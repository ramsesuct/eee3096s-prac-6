==> flow/design.v <==
`timescale 1ns / 1ps
module CU (clk,rst, instr, result2, operand1, operand2, offset, opcode, sel1, sel3,w_r, regfile_a,regfile_b,regfile_c,regfile_d);
    parameter DATA_WIDTH = 8;  
    parameter ADDR_BITS = 5;  
    parameter INSTR_WIDTH =20; 
    input clk,rst;
    input [INSTR_WIDTH-1:0]instr;
    input [DATA_WIDTH-1:0] result2;
    output reg [DATA_WIDTH-1:0] operand1;
    output reg [DATA_WIDTH-1:0] operand2;
    output reg [DATA_WIDTH-1:0] offset;
    output reg [3:0] opcode;
    output reg sel1, sel3, w_r;
  output reg [DATA_WIDTH-1:0] regfile_a,regfile_b,regfile_c,regfile_d;
    reg [DATA_WIDTH-1:0] regfile[0:3];
    reg [INSTR_WIDTH-1:0]instruction;
    parameter RESET = 4'b0000;
    parameter DECODE = 4'b0001;
    parameter EXECUTE = 4'b0010;
    parameter MEM_ACCESS = 4'b0100;
    parameter WRITE_BACK = 4'b1000;
    reg [3:0] state = RESET;
    always @(posedge clk) begin
        instruction = instr;
        case (state)
            RESET : begin  
                if (instruction[19:18] == 2'b00)  begin
                    state = RESET; 
                    end else begin
                    state = DECODE;  
                    end
                regfile[0]<= 8'd0;
                regfile[1]<= 8'd1;
                regfile[2]<= 8'd2;
                regfile[3]<= 8'd3;
                operand1 <= #(DATA_WIDTH)'d0;
                operand2 <= #(DATA_WIDTH)'d0;
                offset <= #(DATA_WIDTH)'d0;
                opcode <= 4'b1111;
                sel1 <= 0;
                sel3 <= 0;
                w_r <= 0;
            end
            DECODE : begin  
                state = EXECUTE;  
                if (instruction[19:18] == 2'b1) begin  
                    operand1 <= regfile[instruction[15:14]];  
                    operand2 <= regfile[instruction[13:12]];  
                    offset <= instruction[11:4];
                    opcode <= instruction[3:0];
                   	sel1 <= 1;
                    sel3 <= 0;
                    w_r <= 0;
                end else if (instruction[19:18] == 2'b10) begin  
                    operand1 <= regfile[instruction[15:14]];  
                    operand2 <= regfile[instruction[17:16]];  
                    offset <= instruction[11:4];
                    opcode <= instruction[3:0];
                    sel1 <= 0;  
                    sel3 <= 1;  
                    w_r <= 0;
                end else if (instruction[19:18] == 2'b11) begin  
                  offset <= instruction[11:4];  
                    opcode <= instruction[3:0];
                    sel1 <= 0;  
                    sel3 <= 1;  
                    w_r <= 1;
                end
            end
            EXECUTE: begin  
                state = MEM_ACCESS;  
                if (instruction[19:18] == 2'b01) begin  
                    state = WRITE_BACK;
                    operand1 <= regfile[instruction[15:14]];  
                    operand2 <= regfile[instruction[13:12]];  
                    offset <= instruction[11:4];
                    opcode <= instruction[3:0];
                    sel1 <= 1;
                    sel3 <= 0;
                    w_r <= 0;
                end else if (instruction[19:18] == 2'b10) begin  
                    operand1 <= regfile[instruction[15:14]];  
                    operand2 <= regfile[instruction[17:16]];  
                    offset <= instruction[11:4];
                    opcode <= instruction[3:0];
                    sel1 <= 0;  
                    sel3 <= 1;  
                    w_r <= 0;
                end else if (instruction[19:18] == 2'b11) begin  
                  	operand2 <= regfile[instruction[15:14]];  
                    operand1 <= regfile[instruction[17:16]];  
                    offset <= instruction[11:4];
                    opcode <= instruction[3:0];
                    sel1 <= 0;  
                    sel3 <= 1;  
                    w_r <= 1;
                end   
                 regfile_a = regfile[0];
                  regfile_b = regfile[1];
                  regfile_c = regfile[2];
                  regfile_d = regfile[3];
            end
            MEM_ACCESS: begin  
                state = WRITE_BACK;  
                if (instruction[19:18] == 2'b10) begin  
                    operand1 <= regfile[instruction[15:14]];  
                    operand2 <= regfile[instruction[17:16]];  
                    offset <= instruction[11:4];
                    opcode <= instruction[3:0];
                    sel1 <= 0;  
                    sel3 <= 1;  
                    w_r <= 0;
                end else if (instruction[19:18] == 2'b11) begin  
                    state = DECODE;
                  	operand2 <= regfile[instruction[15:14]];  
                    operand1 <= regfile[instruction[17:16]];  
                    offset <= instruction[11:4];
                    opcode <= instruction[3:0];
                    sel1 <= 0;  
                    sel3 <= 1;  
                    w_r <= 1;
                end
            end
            WRITE_BACK: begin  
                state = DECODE;  
                if (instruction[19:18] == 2'b01) begin  
                    regfile[instruction[17:16]] <= result2;  
                    operand1 <= regfile[instruction[15:14]];  
                    operand2 <= regfile[instruction[13:12]];  
                    offset <= instruction[11:4];
                    opcode <= instruction[3:0];
                    sel1 <= 1;
                    sel3 <= 0;
                    w_r <= 0;
                end else if (instruction[19:18] == 2'b11) begin  
                    operand1 <= regfile[instruction[17:16]];  
                    offset <= instruction[11:4];
                    opcode <= instruction[3:0];
                    sel1 <= 0;  
                    sel3 <= 1;  
                    w_r <= 1; 
                end else if (instruction[19:18] == 2'b10) begin  
                  regfile[instruction[17:16]] <= result2;  
                    operand1 <= regfile[instruction[15:14]];  
                    operand2 <= regfile[instruction[17:16]];  
                    offset <= instruction[11:4];
                    opcode <= instruction[3:0];
                    sel1 <= 0;  
                    sel3 <= 1;  
                    w_r <= 0;
                end
            end
            default:  
            state = RESET;  
        endcase
    end
endmodule
## Tool chain data of CU

Tool output for the design above, in the order of the flow.
Line numbers count from 1 in the design file above.
Operators: Yosys type, input widths -> output width; for muxes data width and select width s.
Library cell names are shortened.
Not given: --

| set-up | value |
|---|---|
| top module | CU |
| clock input | clk |
| cell library | sky130hd |
| timing corner | tt_025C_1v80 |

## Elaborated design

Source: Yosys, flattened and elaborated, memories not mapped. Widths are those after wreduce. Registers that Yosys merges into a memory's read port (data or address) are not register bits. Print and check cells do not count. Equal cells are merged and count once.
Yosys's memory passes give these memory sizes; they may raise the number of words (mostly to a power of two), join words into wider ones and drop unused or constant bits.

| operators by class | value |
|---|---|
| equality and inequality tests | 9 |
| bitwise logic cells | 1 |
| reductions and logical operators | 7 |
| mux-type cells | 72 |

Operator list:

| operator | number |
|---|---|
| $mux 8 | 28 |
| $pmux 8 s5 | 2 |
| $mux 4 | 9 |
| $pmux 8 s4 | 1 |
| $mux 1 | 26 |
| $pmux 4 s5 | 1 |
| $pmux 4 s4 | 1 |
| $pmux 1 s4 | 3 |
| $reduce_or 8->1 | 1 |
| $reduce_bool 5->1 | 1 |
| $eq 2x2->1 const B | 2 |
| $reduce_and 2->1 | 2 |
| $eq 4x1->1 const B | 1 |
| $eq 4x2->1 const B | 1 |
| $eq 4x3->1 const B | 1 |
| $eq 4x4->1 const B | 1 |
| $ne 4x4->1 const B | 1 |
| $logic_not 4->1 | 1 |
| $ne 3x3->1 const B | 1 |
| $eq 2x1->1 const B | 1 |
| $logic_not 2->1 | 1 |
| $reduce_or 2->1 | 1 |
| $mux 2 | 1 |
| $or 1x1->1 | 1 |

| bit counts | value |
|---|---|
| memories kept | 1 |
| word-level cells | 98 |
| memory bits (writable) | 32 |
| register bits after elaboration | 35 |
| output and inout port bits | 63 |

Memories:

| memory | words | bits a word | line | text |
|---|---|---|---|---|
| regfile | 4 | 8 | 15 | `reg [DATA_WIDTH-1:0] regfile[0:3];` |

## Longest topological paths

Yosys ltp: most cells in a row. Word level: on the elaborated netlist, between registers, memories and ports. Mapped: between sequential cells and ports; inverters and the memories' decode and read muxes count.

| depth | value |
|---|---|
| depth after elaboration | 8 |
| ABC_AREA | 0 |
| depth in mapped cells | 9 |
| mapped depth without buffers | 8 |

## Mapped cells and area

Yosys stat after the flow's synthesis: flattened, memories mapped to cells. It holds for the ABC_AREA given above (unset counts as 0); a run with the other value may have another netlist.
Totals and module areas in this step are rounded.

| synthesis totals | value |
|---|---|
| sequential area | 2900 um^2 |
| mapped area | 5000 um^2 |
| buffer cells | 26 |
| standard cells after synthesis | 389 |
| flip-flop cells | 99 |

Cell types:

| cell type | number |
|---|---|
| edfxtp_1 | 95 |
| mux2i_1 | 24 |
| and2_1 | 30 |
| mux4_2 | 8 |
| a21oi_1 | 27 |
| o21ai_0 | 24 |
| nor2_1 | 24 |
| o221a_2 | 8 |
| dfxtp_1 | 4 |
| a22o_1 | 9 |
| mux2_2 | 7 |
| nand2_1 | 20 |
| o22a_1 | 8 |
| a2bb2oi_1 | 7 |
| clkbuf_1 | 16 |
| o211ai_1 | 8 |
| a221o_1 | 4 |
| nand2b_1 | 6 |

Not listed: further types 31, cells in them 60.

## Path before layout

OpenSTA on the mapped netlist: ideal clock, no wires. The path of least setup slack (recovery checks aside). Input and output delay are each 20% of the period. Register names are those of the netlist, which keeps one name where synthesis merged equal registers.

| timing path post-synthesis | value |
|---|---|
| path type | reg2reg |
| from | register state[1] |
| to | register offset[0] |
| stages on the path | 8 |
| delay of the path | 2.556 ns |
| path slack | 0.333 ns |
| path buffers | 3 |
| launch time at the first pin | 0.000 ns |
| required time | 2.496 ns |
| arrival | 2.162 ns |
| period | 2.89 ns |
| period reached after synthesis | 2.557 ns |

"delay of the path" = arrival - input delay + setup time.
"stages on the path" counts driving pins, that of a launching flip-flop among them; a cell with two outputs on the path counts twice.
"period reached after synthesis" is the clock period less the worst setup slack; recovery checks do not enter. This is arithmetic on one report: input and output delays are still those of the set period (20% each).
Between the ends stands the longest chain of elaborated cells between them, by number of cells; it is not shown to be the way that was timed. Of several equally long chains one is given.
Each line given opens the expression or statement behind the cell; cells for indexed reads and writes are added by Yosys, which also makes memories of some case tables.
A register here has more assigning lines than the two given.
The path ends at the enable pin of a flip-flop; only ways to that pin are counted.

| between the ends, post-synthesis | value |
|---|---|
| cells stage by stage | dfxtp_1 > buf_6 > clkbuf_1 > o21ai_0 > o311ai_1 > and2_0 > clkbuf_1 > a22oi_1 |
| cells in the longest elaborated chain | 3 |
| elaborated cells between the ends (all ways) | 8 |
| classes of those cells | eq/ne (5); reduce/logical (3) |

Ends and longest elaborated chain, post-synthesis:

| what | line | text |
|---|---|---|
| from (decl) | 22 | `reg [3:0] state = RESET;` |
| from (assign) | 28 | `state = RESET;` |
| from (assign) | 30 | `state = DECODE;` |
| $eq 4x4->1 | 25 | `case (state)` |
| $ne 4x4->1 | -- |  |
| $reduce_and 2->1 | -- |  |
| to (assign) | 38 | `offset <= #(DATA_WIDTH)'d0;` |
| to (assign) | 49 | `offset <= instruction[11:4];` |
| to (decl) | 11 | `output reg [DATA_WIDTH-1:0] offset;` |

## Worst path after layout

From the final timing report of record 1: the path of least setup slack in the routed layout; clock arrival at registers is part of the times.

| timing path after layout | value |
|---|---|
| path type | in2reg |
| from | input port instr[19] |
| to | memory regfile[2][7] |
| stages on the path | 9 |
| arrival | 2.82 ns |
| path buffers | 4 |
| path slack | 0.34 ns |
| period | 2.93 ns |
| launch time at the first pin | 0.59 ns |
| required time | 3.16 ns |
| external input delay | 0.59 ns |

Between the ends stands the longest chain of elaborated cells between them, by number of cells; it is not shown to be the way that was timed. Of several equally long chains one is given.

| between the ends, after layout | value |
|---|---|
| cells stage by stage | clkdlybuf4s50_1 > buf_4 > buf_4 > xnor2_1 > nor2b_1 > buf_4 > nand2_1 > nor2_1 > and2_1 |
| cells in the longest elaborated chain | 8 |
| elaborated cells between the ends (all ways) | 21 |
| classes of those cells | eq/ne (3); mux (16); logic (1); reduce/logical (1) |

Ends and longest elaborated chain, after layout:

| what | line | text |
|---|---|---|
| from (decl) | 7 | `input [INSTR_WIDTH-1:0]instr;` |
| $eq 2x2->1 | 142 | `end else if (instruction[19:18] == 2'b10) begin` |
| $mux 1 | 142 |  |
| $mux 1 | 135 | `end else if (instruction[19:18] == 2'b11) begin` |
| $mux 1 | 126 | `if (instruction[19:18] == 2'b01) begin` |
| $mux 1 | 25 | `case (state)` |
| $or 1x1->1 | -- |  |
| $reduce_or 8->1 | -- |  |
| $mux 2 | -- |  |
| to (decl) | 15 | `reg [DATA_WIDTH-1:0] regfile[0:3];` |

--- measured runs ---
2 stored runs of CU in the flow (synthesis by Yosys, layout by OpenROAD, sky130hd cells), in arbitrary order. Constraints: input delay and output delay 20% of the set period each, output load 0.01 pF.
"period achieved" = clock period - worst setup slack. The figure is calculated, with input and output delays left at 20% of the set period.
By "critical setup path time" is meant the share of the clock period that the worst setup path is allowed (20% is reserved at inputs, 20% at outputs), minus its slack. Clock arrival times at its registers enter into it.
"total power after layout": no workload was simulated; the value follows from the tool's default switching activity.
Results are given in rounded form.

## Record 1

==> flow/run.sh <==
#!/bin/bash
# the make line also repeats the synthesis and layout settings of config.mk as NAME=value (left out here)
make -C /OpenROAD-flow-scripts/flow DESIGN_CONFIG=/design/flow/config.mk WORK_HOME=/design/flow/orfs CLKGATE_MAP_FILE= finish
==> flow/config.mk <==
export PLATFORM = sky130hd
export DESIGN_NAME = CU
export DESIGN_NICKNAME = CU
export VERILOG_FILES = /design/flow/design.v
export SDC_FILE = /design/flow/constraint.sdc
export NUM_CORES = 4
export LEC_CHECK = 0
export ABC_AREA = 0
export CAP_MARGIN = 25
export CELL_PAD_IN_SITES_GLOBAL_PLACEMENT = 3
export CORE_ASPECT_RATIO = 1.85
export CORE_MARGIN = 2
export CORE_UTILIZATION = 23
export CTS_CLUSTER_DIAMETER = 344
export GPL_ROUTABILITY_DRIVEN = 1
export MAX_ROUTING_LAYER = met5
export PLACE_DENSITY_LB_ADDON = 0.06
export SETUP_SLACK_MARGIN = 0.06
export SLEW_MARGIN = 5
==> flow/constraint.sdc <==
create_clock -name core_clock -period 2.93 [get_ports {clk}]
set_input_delay 0.5860 -clock core_clock [delete_from_list [all_inputs] [get_ports {clk}]]
set_output_delay 0.5860 -clock core_clock [all_outputs]
set_load 0.01 [all_outputs]

| result of record 1 | value |
|---|---|
| mapped cell area after synthesis | 5000 um^2 |
| die footprint | 23000 um^2 |
| standard-cell area after layout | 6800 um^2 |
| utilization in the final report | 31 % |
| setup slack of the worst path | 0.34 ns |
| final setup TNS | 0.000 ns |
| worst hold slack in the final report | 0.47 ns |
| total power after layout | 7200 uW |
| period achieved | 2.585 ns |
| critical setup path time | 2.00 ns |
| class of the worst setup path | in2reg |

## Record 2

==> flow/run.sh <==
#!/bin/bash
# the make line also repeats the synthesis and layout settings of config.mk as NAME=value (left out here)
make -C /OpenROAD-flow-scripts/flow DESIGN_CONFIG=/design/flow/config.mk WORK_HOME=/design/flow/orfs CLKGATE_MAP_FILE= finish
==> flow/config.mk <==
export PLATFORM = sky130hd
export DESIGN_NAME = CU
export DESIGN_NICKNAME = CU
export VERILOG_FILES = /design/flow/design.v
export SDC_FILE = /design/flow/constraint.sdc
export NUM_CORES = 4
export LEC_CHECK = 0
export CAP_MARGIN = 20
export CORE_MARGIN = 2
export CORE_UTILIZATION = 40
export SETUP_SLACK_MARGIN = 0.12
export SLEW_MARGIN = 20
==> flow/constraint.sdc <==
create_clock -name core_clock -period 2.86 [get_ports {clk}]
set_input_delay 0.5720 -clock core_clock [delete_from_list [all_inputs] [get_ports {clk}]]
set_output_delay 0.5720 -clock core_clock [all_outputs]
set_load 0.01 [all_outputs]

| result of record 2 | value |
|---|---|
| mapped cell area after synthesis | 5000 um^2 |
| die footprint | 13000 um^2 |
| standard-cell area after layout | 6600 um^2 |
| utilization in the final report | 54 % |
| setup slack of the worst path | 0.27 ns |
| final setup TNS | 0.000 ns |
| worst hold slack in the final report | 0.48 ns |
| total power after layout | 7200 uW |
| period achieved | 2.588 ns |
| critical setup path time | 2.02 ns |
| class of the worst setup path | in2reg |
--- end ---
